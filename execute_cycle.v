==> flow/design.v <==
module adder #(parameter WIDTH = 32) (
    input       [WIDTH-1:0] a, b,
    output      [WIDTH-1:0] sum
);
assign sum = a + b;
endmodule
module alu #(parameter WIDTH = 32) (
    input [WIDTH-1:0] a, b,
    input [2:0] ALUControl,
    output reg [WIDTH-1:0] Result,
    output Zero,
    input funct7b6, funct3_bit
);
always @(*) begin
    case(ALUControl)
        3'b000: Result = a + b;  
        3'b001: Result = a - b;  
        3'b010: Result = a & b;  
        3'b011: Result = a | b;  
        3'b100: Result = a << b[4:0];  
        3'b101: begin case (funct3_bit)
            1'b0:begin 
                if(a[31]!= b[31]) Result = a[31] ?1:0; 
                else Result = (a < b) ? 1:0;
            end 
            1'b1: Result <= (a < {20'b0, b[11:0]}) ? 1 : 0;  
                endcase
                end
        3'b110: begin
            if(funct7b6) Result = a >> b[4:0];  
            else Result = a >>> b[4:0];  
        end
        3'b111: Result = a ^ b;  
        default: Result = 32'bx;
    endcase
end
assign Zero = (Result == 0)?1:0;
endmodule
module branching_unit (
    input ALUR31,Zero,
    input [2:0] funct3,
    output reg Takebranch
);
    always @(*) begin
        case(funct3)
		  3'b000: Takebranch =Zero; 
		  3'b001: Takebranch =!Zero; 
		  3'b111: Takebranch =!ALUR31; 
		  3'b101: Takebranch =!ALUR31; 
		  3'b100: Takebranch =ALUR31; 
		  3'b110: Takebranch =ALUR31; 
          default:Takebranch = 0;
        endcase
    end
endmodule
module mux2 #(parameter WIDTH = 32) (
    input       [WIDTH-1:0] d0, d1,
    input       sel,
    output      [WIDTH-1:0] y
);
assign y = sel ? d1 : d0;
endmodule
module mux4 #(parameter WIDTH = 32) (
    input       [WIDTH-1:0] d0, d1, d2, d3,
    input       [1:0] sel,
    output      [WIDTH-1:0] y
);
assign y = (sel == 2'b00) ? d0 :
           (sel == 2'b01) ? d1 :
           (sel == 2'b10) ? d2 :
                            d3;
endmodule
module execute_cycle (
    input clk,rst,
    input [31:0] InstrE,RD1_E,RD2_E,PCE,ImmExtE,PCPlus4E,
    input [4:0] RdE,
    input  RegWriteE,MemWriteE,JumpE,Jalr,BranchE,ALUSrcE,
    input [2:0] ALUControlE,
    input [1:0] ResultSrcE,
    output [31:0] PCTargetE,WriteDataM,ALUResultM,PCPlus4M,InstrM,
    output [4:0] RdM,
    output RegWriteM,MemWriteM,
    output [1:0] ResultSrcM,
    output PCSrcE,
    input [1:0] ForwardAE,ForwardBE,
    input [31:0] ResultW,
    input luauE,
    output [31:0] AuLu_ResultM
);
wire [31:0] SrcBE,SrcBE_F;
wire Takebranch,Zero;
wire [31:0] ALUResultE;
wire [31:0] SrcAE,auipcadderout,AuLu_ResultE,PCTargetE_w;
reg [31:0] ALUResultE_r,WriteDataE_r,PCPlus4E_r,InstrE_r,AuLu_ResultE_r;
reg [4:0] RdE_r;
reg RegWriteE_r,MemWriteE_r;
reg [1:0] ResultSrcE_r;
mux2 srcmux(SrcBE,ImmExtE,ALUSrcE,SrcBE_F);
alu alu_main(SrcAE,SrcBE_F,ALUControlE,ALUResultE,Zero,InstrE[30],InstrE[12]);
branching_unit bu(ALUResultE[31],Zero,InstrE[14:12],Takebranch);
adder pctarget(PCE,ImmExtE,PCTargetE_w);
adder auipcadder(PCE,ImmExtE,auipcadderout);
mux2 auipcluimux(auipcadderout,ImmExtE,luauE,AuLu_ResultE);
mux4 forwarda(RD1_E,ResultW,ALUResultM,32'b0,ForwardAE,SrcAE);
mux4 forwardb(RD2_E,ResultW,ALUResultM,32'b0,ForwardBE,SrcBE);
mux2 jalrmux(PCTargetE_w,ALUResultE,Jalr,PCTargetE);
assign PCSrcE = (Takebranch & BranchE) | JumpE;
always @(posedge clk or posedge rst) begin
    if(rst==1'b1) begin
        ALUResultE_r <= 0;
        WriteDataE_r <= 0;
        PCPlus4E_r <= 0;
        RdE_r <= 0;
        RegWriteE_r <= 0;
        MemWriteE_r <= 0;
        ResultSrcE_r <= 0;
        InstrE_r <= 0;
        AuLu_ResultE_r <= 0;
    end
    else begin
        ALUResultE_r <= ALUResultE;
        WriteDataE_r <= SrcBE;
        PCPlus4E_r <= PCPlus4E;
        RdE_r <= RdE;
        RegWriteE_r <= RegWriteE;
        MemWriteE_r <= MemWriteE;
        ResultSrcE_r <= ResultSrcE;
        InstrE_r <= InstrE;
        AuLu_ResultE_r <= AuLu_ResultE;
    end
end
assign ALUResultM = ALUResultE_r;
assign PCPlus4M = PCPlus4E_r;
assign WriteDataM = WriteDataE_r;
assign RdM = RdE_r;
assign RegWriteM = RegWriteE_r;
assign MemWriteM = MemWriteE_r;
assign ResultSrcM = ResultSrcE_r;
assign InstrM = InstrE_r;
assign AuLu_ResultM = AuLu_ResultE_r;
endmodule
## From RTL to reports: execute_cycle

The steps from the RTL of execute_cycle to its reports follow in flow order.
Line numbers count from 1 in the design file above.
Library cell names are shortened.
The mark - stands for no value.

- Top module: execute_cycle
- Clock input: clk
- Standard-cell library: sky130hd
- Corner: tt_025C_1v80

## After elaboration

Yosys after proc, flatten, opt, wreduce and memory -nomap, before mapping. Enables and synchronous resets that opt folds into registers are not counted as muxes. Memory bits, and registers merged into a memory's read port (data or address), are not among the register bits. Print and check cells are not counted. Equal cells are merged and count once.

- $mul: 0
- Reduce/logical cells: 9
- Add/subtract/negate cells: 3
- Divide/modulo/power cells: 0
- Magnitude comparators: 2
- Shifts and indexed selects: 3
- Bitwise logic cells: 6
- Equality and inequality tests: 17
- Multiplexer cells: 18

Operators with widths:

| cell | count |
|---|---|
| 32-bit 2-to-1 mux | 11 |
| 32-bit parallel mux with 8-bit select | 1 |
| 32-bit adder | 2 |
| 32-bit parallel mux with 2-bit select | 1 |
| 32-bit by 12-bit less-than comparator with 1-bit output | 1 |
| 32-bit subtractor | 1 |
| 32-bit less-than comparator | 1 |
| 32-bit bitwise AND | 1 |
| 32-bit bitwise OR | 1 |
| 32-bit XOR | 1 |
| 32-bit by 5-bit << shifter with 32-bit output | 1 |
| 32-bit by 5-bit right shift with 32-bit output | 1 |
| 32-bit by 5-bit >>> shifter with 32-bit output | 1 |
| 32-bit logical NOT | 1 |
| 3-bit equality test (second input constant) | 8 |
| 3-bit by 1-bit equality test with 1-bit output (second input constant) | 2 |
| 3-bit by 2-bit equality test with 1-bit output (second input constant) | 2 |
| 3-bit logical NOT | 2 |
| 2-bit by 1-bit equality test with 1-bit output (second input constant) | 2 |
| 2-bit equality test (second input constant) | 2 |
| 2-bit logical NOT | 2 |
| 2-bit OR reduction | 2 |
| 1-bit parallel mux with 4-bit select | 1 |
| 1-bit 2-to-1 mux | 4 |
| 1-bit logical NOT | 2 |
| 1-bit inequality test | 1 |
| 1-bit bitwise AND | 1 |
| 1-bit bitwise OR | 1 |
| 1-bit NOT | 1 |

- Clocked read ports x word width: 0
- Memories: 0
- Register bits after elaboration: 169
- Latch bits: 0
- Bits in read-only memories: 0
- Bits of input ports: 247
- Memory bits (writable): 0
- Elaborated cells: 67

## Longest topological paths

Longest topological path by Yosys (ltp), each cell counted once; first at word level (registers and memories cut), then after technology mapping (sequential cells cut; the memories' decode and read muxes count).

- Word-level depth: 16
- ABC_AREA: 1
- Depth in mapped cells: 33
- Mapped depth without buffers: 31

## After synthesis

The flow's flattened synthesis, as Yosys stat reports it; memories are mapped. The netlist is that of the ABC_AREA named above (0 if unset); the other value can give another one.
Totals and module areas in this step are rounded.

- Sequential area: 4200 um^2
- Mapped flip-flops: 169
- Synthesis area: 18000 um^2
- Cell count: 2849
- Buffers: 123

Cells by type:

| cell type | count |
|---|---|
| dfrtp_1 | 169 |
| nand2_1 | 740 |
| nand3_1 | 501 |
| ha_1 | 128 |
| inv_1 | 305 |
| o21ai_0 | 193 |
| a21oi_1 | 175 |
| nor2_1 | 224 |
| clkbuf_1 | 62 |
| nand4_1 | 33 |
| buf_2 | 39 |
| nor2_2 | 27 |
| or2_2 | 25 |
| xor2_1 | 15 |
| xnor2_1 | 14 |
| nor3_1 | 23 |
| o21ai_1 | 21 |
| o21bai_1 | 14 |

Other cell types: 35; their cells: 141.

## Worst setup path after synthesis

OpenSTA on the mapped netlist: ideal clock, no wires. The path of least setup slack (recovery checks aside). Input and output delay are each 20% of the period. Register names are those of the netlist, which keeps one name where synthesis merged equal registers.

- Path type: input -> output
- Start: in ALUSrcE
- End: out PCSrcE
- Path delay: 3175 ps
- Data arrival time: 5235 ps
- Path slack: 3005 ps
- Clock period: 10300 ps
- Time at the first pin: 2060 ps
- External output delay: 2060 ps
- Stages: 29
- Data required time: 8240 ps
- Synthesis period reached: 7295 ps

"path delay" is the arrival time less input delay plus setup time.
A path that ends at an output port has no setup time.
"stages": output pins that drive a net of the path, with the launching flip-flop's if there is one; two outputs of one cell count as two.
"synthesis period reached" = period - worst setup slack (recovery checks aside). The figure is calculated, with input and output delays left at 20% of the set period.
Between the ends stands the longest chain of elaborated cells between them, by number of cells; it is not shown to be the way that was timed. Of several equally long chains one is given.
Each line given opens the expression or statement behind the cell; cells for indexed reads and writes are added by Yosys, which also makes memories of some case tables.

- Path through: inv_1 or2_2 o21ai_1 buf_2 buf_1 ha_1 clkbuf_2 inv_1 nand2_1 o21ai_0 nand2_1 nand2_1 nand2_1 nand2_1 nand2_1 nand2_1 nand3_1 a21oi_1 nor2_1 nor2_1 nand2_1 nor2_1 nand2_1 nor2_2 nand2_1 nand2_1 nand3_1 nand2_1 nand2_1
- Length of the longest elaborated chain: 12
- Elaborated cells between the ends (all ways): 25
- Classes of those cells: 2 x add/sub; 2 x compare; 1 x eq/ne; 3 x shift; 9 x mux; 5 x logic; 3 x reduce/logical

Ends and longest elaborated chain, after synthesis:

| element | RTL line | source |
|---|---|---|
| from (decl) | 77 | `input  RegWriteE,MemWriteE,JumpE,Jalr,BranchE,ALUSrcE,` |
| 32-bit 2-to-1 mux | 61 | `assign y = sel ? d1 : d0;` |
| 32-bit less-than comparator | 24 | `else Result = (a < b) ? 1:0;` |
| 1-bit 2-to-1 mux | 24 |  |
| 32-bit 2-to-1 mux | 23 | `if(a[31]!= b[31]) Result = a[31] ?1:0;` |
| 32-bit parallel mux with 2-bit select | 21 | `3'b101: begin case (funct3_bit)` |
| 32-bit parallel mux with 8-bit select | 15 | `case(ALUControl)` |
| 32-bit logical NOT | 37 | `assign Zero = (Result == 0)?1:0;` |
| 1-bit 2-to-1 mux | 37 |  |
| 1-bit logical NOT | 47 | `3'b001: Takebranch =!Zero;` |
| 1-bit parallel mux with 4-bit select | 45 | `case(funct3)` |
| 1-bit bitwise AND | 107 | `assign PCSrcE = (Takebranch & BranchE) \| JumpE;` |
| 1-bit bitwise OR | 107 |  |
| to (decl) | 84 | `output PCSrcE,` |

Appendix: runs

2 stored runs of execute_cycle in the flow (synthesis by Yosys, layout by OpenROAD, sky130hd cells), in arbitrary order. Constraints: input delay and output delay 20% of the set period each, output load 0.01 pF.

### Flow run A

==> flow/run.sh <==
#!/bin/bash
# the make line also repeats the synthesis and layout settings of config.mk as NAME=value (left out here)
make -C /OpenROAD-flow-scripts/flow DESIGN_CONFIG=/design/flow/config.mk WORK_HOME=/design/flow/orfs CLKGATE_MAP_FILE= finish
==> flow/config.mk <==
export PLATFORM = sky130hd
export DESIGN_NAME = execute_cycle
export DESIGN_NICKNAME = execute_cycle
export VERILOG_FILES = /design/flow/design.v
export SDC_FILE = /design/flow/constraint.sdc
export NUM_CORES = 4
export LEC_CHECK = 0
export ABC_AREA = 1
export CAP_MARGIN = 20
export CELL_PAD_IN_SITES_DETAIL_PLACEMENT = 1
export CELL_PAD_IN_SITES_GLOBAL_PLACEMENT = 2
export CORE_ASPECT_RATIO = 1.3
export CORE_MARGIN = 2
export CORE_UTILIZATION = 55
export PLACE_DENSITY = 0.6
export SETUP_SLACK_MARGIN = 0.53
export SLEW_MARGIN = 20
export TNS_END_PERCENT = 5
==> flow/constraint.sdc <==
create_clock -name core_clock -period 9.89 [get_ports {clk}]
set_input_delay 1.9780 -clock core_clock [delete_from_list [all_inputs] [get_ports {clk}]]
set_output_delay 1.9780 -clock core_clock [all_outputs]
set_load 0.01 [all_outputs]

Outcome of flow run A: no final report: placement broke off with GPL-0301

### Flow run B

==> flow/run.sh <==
#!/bin/bash
# the make line also repeats the synthesis and layout settings of config.mk as NAME=value (left out here)
make -C /OpenROAD-flow-scripts/flow DESIGN_CONFIG=/design/flow/config.mk WORK_HOME=/design/flow/orfs CLKGATE_MAP_FILE= finish
==> flow/config.mk <==
export PLATFORM = sky130hd
export DESIGN_NAME = execute_cycle
export DESIGN_NICKNAME = execute_cycle
export VERILOG_FILES = /design/flow/design.v
export SDC_FILE = /design/flow/constraint.sdc
export NUM_CORES = 4
export LEC_CHECK = 0
export CAP_MARGIN = 20
export CORE_MARGIN = 2
export CORE_UTILIZATION = 51
export CTS_CLUSTER_SIZE = 43
export GPL_ROUTABILITY_DRIVEN = 0
export MAX_ROUTING_LAYER = met5
export MIN_ROUTING_LAYER = met2
export PLACE_DENSITY_LB_ADDON = 0.1
export SETUP_SLACK_MARGIN = 1.76
export SLEW_MARGIN = 20
==> flow/constraint.sdc <==
create_clock -name core_clock -period 8.38 [get_ports {clk}]
set_input_delay 1.6760 -clock core_clock [delete_from_list [all_inputs] [get_ports {clk}]]
set_output_delay 1.6760 -clock core_clock [all_outputs]
set_load 0.01 [all_outputs]

Outcome of flow run B: no final report: routing broke off with GRT-0116
